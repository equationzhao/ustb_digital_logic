==> flow/design.v <==
`timescale 1ns / 1ps
module DataReadService(
                input clk190hz,
                input rst,
                input sel,
                input leftMove,
                input rightMove,
                input inc,
                input dec,
                output [3:0] pos,
                output [7:0] seg,
                output [31:0] myID
                );
    reg [31:0] msgArray = 0;
    reg [2:0]  cursor   = 7; 
    reg [15:0] dataBus;
    reg LeftMoveDelay   = 0;
    reg RightMoveDelay  = 0;
    reg IncreaseDelay   = 0;
    reg DecreaseDelay   = 0;
    assign myID = msgArray;
    always @(posedge clk190hz)
    begin
        if (!rst) begin
            msgArray  = 0;
            cursor    = 7;
            LeftMoveDelay  = 0;
            RightMoveDelay = 0;
            IncreaseDelay  = 0;
            DecreaseDelay  = 0;
        end
        else begin
            if (leftMove == 1 && LeftMoveDelay == 0) begin
                cursor = cursor + 1; 
            end
            else if (rightMove == 1 && RightMoveDelay == 0) begin 
                     cursor = cursor - 1; 
            end
            else if (inc == 1 && IncreaseDelay == 0) begin   
                     msgArray = msgArray + (4'b0001 << (4*cursor)); 
                 if (((msgArray >> (4*cursor)) & 4'b1111) == 10)  
                       msgArray = msgArray - (4'b1010 << (4*cursor));
            end
            else if (dec == 1 && DecreaseDelay == 0) begin   
                 if (((msgArray >> (4*cursor)) & 4'b1111) == 0)  
                       msgArray = msgArray + (4'b1001 << (4*cursor));
                 else  msgArray = msgArray - (4'b0001 << (4*cursor)); 
            end
            LeftMoveDelay  = leftMove;
            RightMoveDelay = rightMove;
            IncreaseDelay  = inc;
            DecreaseDelay  = dec;
        end
        if (cursor<4) dataBus = msgArray[15:0];  
        else dataBus = msgArray[31:16];          
    end
    InputShowDriver u(clk190hz, rst,sel, dataBus, cursor[1:0], pos, seg);
endmodule
`timescale 1ns / 1ps
module InputShowDriver(
    input clk190hz,
    input rst,
    input sel,
    input [15:0] dataBus,
    input [1:0]  dot,
    output reg [3:0] pos,
    output reg [7:0] seg
    );
    reg [1:0] posC;
    reg [3:0] dataP;
    always @(posedge clk190hz) 
    begin
        if (!rst) 
        begin
            pos = 4'b0000;
            posC = 3;  
        end
        else begin
            posC = posC + 1;
            case (posC)  
                0: begin
                    pos   <= 4'b0001;
                    dataP <= dataBus[3:0];
                end
                1: begin
                    pos   <= 4'b0010;
                    dataP <= dataBus[7:4];            
                end
                2: begin
                    pos   <= 4'b0100;
                    dataP <= dataBus[11:8];
                end
                3: begin
                    pos   <= 4'b1000;
                    dataP <= dataBus[15:12];
                end
            endcase
        end
    end
    always @(posC)
    begin
        if (!sel) begin
            case (dataP)
                0 :seg = 8'b0011_1111;
                1 :seg = 8'b0000_0110;
                2 :seg = 8'b0101_1011;
                3 :seg = 8'b0100_1111;
                4 :seg = 8'b0110_0110;
                5 :seg = 8'b0110_1101;
                6 :seg = 8'b0111_1101;
                7 :seg = 8'b0000_0111;
                8 :seg = 8'b0111_1111;
                9 :seg = 8'b0110_1111;
                10:seg = 8'b0100_0000;
                11:seg = 8'b0000_0000;
                default: seg = 8'b0000_1000;
            endcase
            if (posC == dot) 
                seg = seg + 8'b1000_0000;
        end 
        else begin
            case (dataP)
                default: seg = 8'b0100_0000;   
            endcase
        end
    end
endmodule
**Reports on DataReadService**

What the tools print for DataReadService, step after step.
Line numbers count from 1 in the design file above.
Library cell names are shortened.
A cell with -- has no value.

- Top module: DataReadService
- Clock input: clk190hz
- Standard-cell library: sky130hd
- Corner: tt_025C_1v80

**Elaborated design**

Yosys after proc, flatten, opt, wreduce and memory -nomap, before mapping. Print and check cells are not counted. Equal cells are merged and count once.
Yosys's memory passes give these memory sizes; they may raise the number of words (mostly to a power of two), join words into wider ones and drop unused or constant bits.

- $add $sub $neg: 8
- Multipliers: 0
- Div/mod/pow operators: 0
- Magnitude comparators: 1
- Eq/ne operators: 5
- Shift operators: 5
- Mux-type cells: 17
- Bitwise gates (word level): 4
- Reduce/logical cells: 6

Operator list:

| operator | number |
|---|---|
| 32-bit two-way mux | 7 |
| 32-bit adder | 2 |
| 32-bit subtractor | 2 |
| 32-bit by 5-bit >> shifter with 4-bit output | 2 |
| 4-bit by 5-bit << shifter with 32-bit output (first input constant) | 2 |
| 1-bit by 5-bit << shifter with 32-bit output (first input constant) | 1 |
| 32-bit logical NOT | 1 |
| 4-bit parallel mux with 4-bit select | 2 |
| 8-bit two-way mux | 3 |
| 16-bit two-way mux | 1 |
| 3-bit two-way mux | 3 |
| 8-bit adder (second input constant) | 1 |
| 1-bit logical AND | 4 |
| 1-bit NOT | 4 |
| 2-bit == test (second input constant) | 2 |
| 4-bit == test (second input constant) | 1 |
| 4-bit two-way mux | 1 |
| 3-bit by 1-bit adder with 3-bit output (second input constant) | 1 |
| 3-bit by 1-bit subtractor with 3-bit output (second input constant) | 1 |
| 3-bit < comparator (second input constant) | 1 |
| 2-bit by 1-bit adder with 2-bit output (second input constant) | 1 |
| 2-bit by 1-bit == test with 1-bit output (second input constant) | 1 |
| 2-bit == test | 1 |
| 2-bit logical NOT | 1 |

- Register bits after elaboration: 65
- Latch bits: 0
- RAM bits: 0
- Memory bits (read-only): 112
- Word width x clocked read ports: 7
- Memories kept: 1
- Output and inout bits: 44

Memory list:

| name | words | bits a word | rd ports | wr ports | RTL line | RTL |
|---|---|---|---|---|---|---|
| (no name shown) | 16 | 7 | 1 | 0 | 103 | `case (dataP)` |

**Logic depth**

Yosys ltp: most cells in a row. Word level: on the elaborated netlist, between registers, memories and ports. Mapped: between sequential cells and ports; inverters and the memories' decode and read muxes count.

- Word-level depth: 10
- ABC_AREA: 0
- Mapped depth: 25
- Mapped depth without buffers: 22

**Synthesis result**

Source: synth_stat.txt of the flow (Yosys; design flattened, memories mapped). It holds for the ABC_AREA given above (unset counts as 0); a run with the other value may have another netlist.
Totals and module areas in this step are rounded.

Cells by type:

| cell type | number | area in all (um2) |
|---|---|---|
| dfxtp_1 | 68 | 1.36E+03 |
| ha_1 | 78 | 975.936 |
| xnor2_1 | 50 | 437.92 |
| nor2_1 | 104 | 390.374 |
| a21oi_1 | 72 | 360.346 |
| nand2_1 | 93 | 349.085 |
| o21ai_0 | 64 | 320.307 |
| xor2_1 | 32 | 280.269 |
| nand3_1 | 43 | 215.206 |
| mux2i_1 | 21 | 210.202 |
| a21o_1 | 27 | 202.694 |
| inv_1 | 51 | 191.434 |
| clkbuf_1 | 39 | 146.39 |
| and2_1 | 22 | 137.632 |
| nor3_1 | 25 | 125.12 |
| a211oi_1 | 16 | 120.115 |
| edfxtp_1 | 4 | 120.115 |
| a31oi_1 | 19 | 118.864 |

Other cell types: 88; their cells: 334.

- Standard cells after synthesis: 1162
- Chip area (Yosys): 8843 um2
- Area of sequential cells: 1481 um2
- Flip-flop cells: 72
- Buffers: 60

The figures by module come from a second, unflattened synthesis with its own total; it is not the netlist above.

- Cells (unflattened synthesis): 1121
- Area (unflattened synthesis): 8786 um2

Each row is one instance without its submodules.

By module:

| module | instances | cells | area (um2) | sequential area (um2) |
|---|---|---|---|---|
| DataReadService | 1 | 1032 | 7806 | 1101 |
| InputShowDriver | 1 | 89 | 979.7 | 380.4 |

**Worst setup path after synthesis**

OpenSTA on the mapped netlist: ideal clock, no wires. The path of least setup slack (recovery checks aside). Input and output delay are each 20% of the period. Register names are those of the netlist, which keeps one name where synthesis merged equal registers.

- Kind: register -> register
- Start point: register cursor[1]
- End point: register dataBus[15]
- Clock period: 8080 ps
- Setup time: 92 ps
- Launch time at the first pin: 0 ps
- Arrival time: 5138 ps
- Data required time: 7988 ps
- Slack: 2850 ps
- Path delay: 5230 ps
- Driving pins on the path: 26
- Path buffers: 3
- Period reached after synthesis: 5230 ps

"path delay" is the arrival time less input delay plus setup time.
"driving pins on the path": output pins that drive a net of the path, with the launching flip-flop's if there is one; two outputs of one cell count as two.
"period reached after synthesis" is the clock period less the worst setup slack; recovery checks do not enter. This is arithmetic on one report: input and output delays are still those of the set period (20% each).
The rows between start and end are the longest chain of elaborated cells between them; the timing report does not say that the signal goes this way. Where chains are equally long, one stands for them.
Each line given opens the expression or statement behind the cell; cells for indexed reads and writes are added by Yosys, which also makes memories of some case tables.
At most two assigning lines are given for a register; there are more.

- Cells stage by stage: dfxtp_1 clkbuf_1 inv_1 clkbuf_1 ha_1 buf_2 nor2b_1 ha_1 ha_1 nand4_2 a211oi_4 a21oi_2 nor2_1 xnor2_1 ha_1 nand3_1 nor2_1 and2_1 a31oi_1 nand4b_1 a31o_2 a211o_1 a41oi_2 or3_1 nand3_1 o32ai_1
- Length of the longest elaborated chain: 10

Ends and longest elaborated chain, after synthesis:

| item | RTL line | RTL |
|---|---|---|
| from (decl) | 15 | `reg [2:0]  cursor   = 7;` |
| from (assign) | 34 | `cursor = cursor + 1;` |
| from (assign) | 37 | `cursor = cursor - 1;` |
| 1-bit by 5-bit << shifter with 32-bit output | 40 | `msgArray = msgArray + (4'b0001 << (4*cursor));` |
| 32-bit adder | 40 |  |
| 32-bit by 5-bit >> shifter with 4-bit output | 41 | `if (((msgArray >> (4*cursor)) & 4'b1111) == 10)` |
| 4-bit == test | 41 |  |
| 32-bit two-way mux | 41 |  |
| 32-bit two-way mux | 39 | `else if (inc == 1 && IncreaseDelay == 0) begin` |
| 32-bit two-way mux | 36 | `else if (rightMove == 1 && RightMoveDelay == 0) begin` |
| 32-bit two-way mux | 33 | `if (leftMove == 1 && LeftMoveDelay == 0) begin` |
| 32-bit two-way mux | 24 | `if (!rst) begin` |
| 16-bit two-way mux | 54 | `if (cursor<4) dataBus = msgArray[15:0];` |
| to (assign) | 54 |  |
| to (assign) | 55 | `else dataBus = msgArray[31:16];` |
| to (decl) | 16 | `reg [15:0] dataBus;` |

**Timing after layout**

From the final timing report of stored run 1: the path of least setup slack in the routed layout; clock arrival at registers is part of the times.
The path's times are printed in steps of 10 ps; the period is the one set.

- Kind: register -> register
- Start point: register cursor[0]
- End point: register dataBus[15]
- Clock period: 5500 ps
- Setup time: 100 ps
- Launch time at the first pin: 350 ps
- Arrival time: 5530 ps
- Data required time: 5750 ps
- Slack: 220 ps
- Driving pins on the path: 22
- Path buffers: 2

The rows between start and end are the longest chain of elaborated cells between them; the timing report does not say that the signal goes this way. Where chains are equally long, one stands for them.
At most two assigning lines are given for a register; there are more.

- Cells stage by stage: dfxtp_1 buf_4 ha_2 nand2_1 inv_1 ha_1 and4_1 o211ai_1 nand2b_1 o21ai_1 nand3_1 xnor2_1 ha_1 o21a_1 o21ai_0 buf_4 a21oi_1 a211o_1 a41oi_4 or3_1 nand3_1 o32ai_1
- Length of the longest elaborated chain: 10

Ends and longest elaborated chain, post-layout:

| item | RTL line | RTL |
|---|---|---|
| from (decl) | 15 | `reg [2:0]  cursor   = 7;` |
| from (assign) | 34 | `cursor = cursor + 1;` |
| from (assign) | 37 | `cursor = cursor - 1;` |
| 1-bit by 5-bit << shifter with 32-bit output | 40 | `msgArray = msgArray + (4'b0001 << (4*cursor));` |
| 32-bit adder | 40 |  |
| 32-bit by 5-bit >> shifter with 4-bit output | 41 | `if (((msgArray >> (4*cursor)) & 4'b1111) == 10)` |
| 4-bit == test | 41 |  |
| 32-bit two-way mux | 41 |  |
| 32-bit two-way mux | 39 | `else if (inc == 1 && IncreaseDelay == 0) begin` |
| 32-bit two-way mux | 36 | `else if (rightMove == 1 && RightMoveDelay == 0) begin` |
| 32-bit two-way mux | 33 | `if (leftMove == 1 && LeftMoveDelay == 0) begin` |
| 32-bit two-way mux | 24 | `if (!rst) begin` |
| 16-bit two-way mux | 54 | `if (cursor<4) dataBus = msgArray[15:0];` |
| to (assign) | 54 |  |
| to (assign) | 55 | `else dataBus = msgArray[31:16];` |
| to (decl) | 16 | `reg [15:0] dataBus;` |

Add stored flow runs of DataReadService

Measured results for DataReadService: 2 stored runs of the Yosys and OpenROAD flow on sky130hd. The settings differ; the order carries no meaning. The constraints put input and output delay at 20% of the set period each and load the outputs with 0.01 pF.
"achieved period": clock period set for the run, less the worst setup slack. It is reckoned from that one timing run; input and output delays stay at 20% of the period that was set.
"time on the worst setup path" = time allowed to the worst setup path (clock period - input delay - output delay, where it has them) - its slack; a late launch clock adds to it, a late capture clock takes from it.
"time on the worst setup path" is known to 10 ps.
Measured values are rounded.
Settings: n/a = not set for that run.

| item | stored run 1 | stored run 2 |
|---|---|---|
| period_ns | 5.5 | 3.1 |
| CORE_UTILIZATION | 33 | 22 |
| PLACE_DENSITY_LB_ADDON | 0.23 | n/a |
| HOLD_SLACK_MARGIN | 0.02 | n/a |
| CORE_ASPECT_RATIO | 0.6 | n/a |
| CELL_PAD_IN_SITES_GLOBAL_PLACEMENT | 2 | 0 |
| CELL_PAD_IN_SITES_DETAIL_PLACEMENT | 1 | 0 |
| GPL_TIMING_DRIVEN | 1 | 1 |
| GPL_ROUTABILITY_DRIVEN | 0 | n/a |
| CTS_CLUSTER_DIAMETER | 146 | n/a |
| MAX_ROUTING_LAYER | met4 | met4 |
| CAP_MARGIN | 20 | 20 |
| CORE_MARGIN | 2 | 2 |
| SLEW_MARGIN | 20 | 20 |
| PLACE_DENSITY | n/a | 0.36 |
| ABC_AREA | n/a | 1 |
| area of the die (um2) | 28170 | 45910 |
| final utilization (%) | 41.0 | 43.7 |
| achieved period (ps) | 5278 | 4181 |
| worst setup slack after layout (ps) | 222 | -1081 |
| standard-cell area after routing (um2) | 10810 | 19220 |
| mapped cell area after synthesis (um2) | 8843 | 9727 |
| time on the worst setup path (ps) | 5280 | 4180 |
| worst setup path type | register -> register | register -> register |
| worst hold slack in the final report (ps) | 490 | 475 |
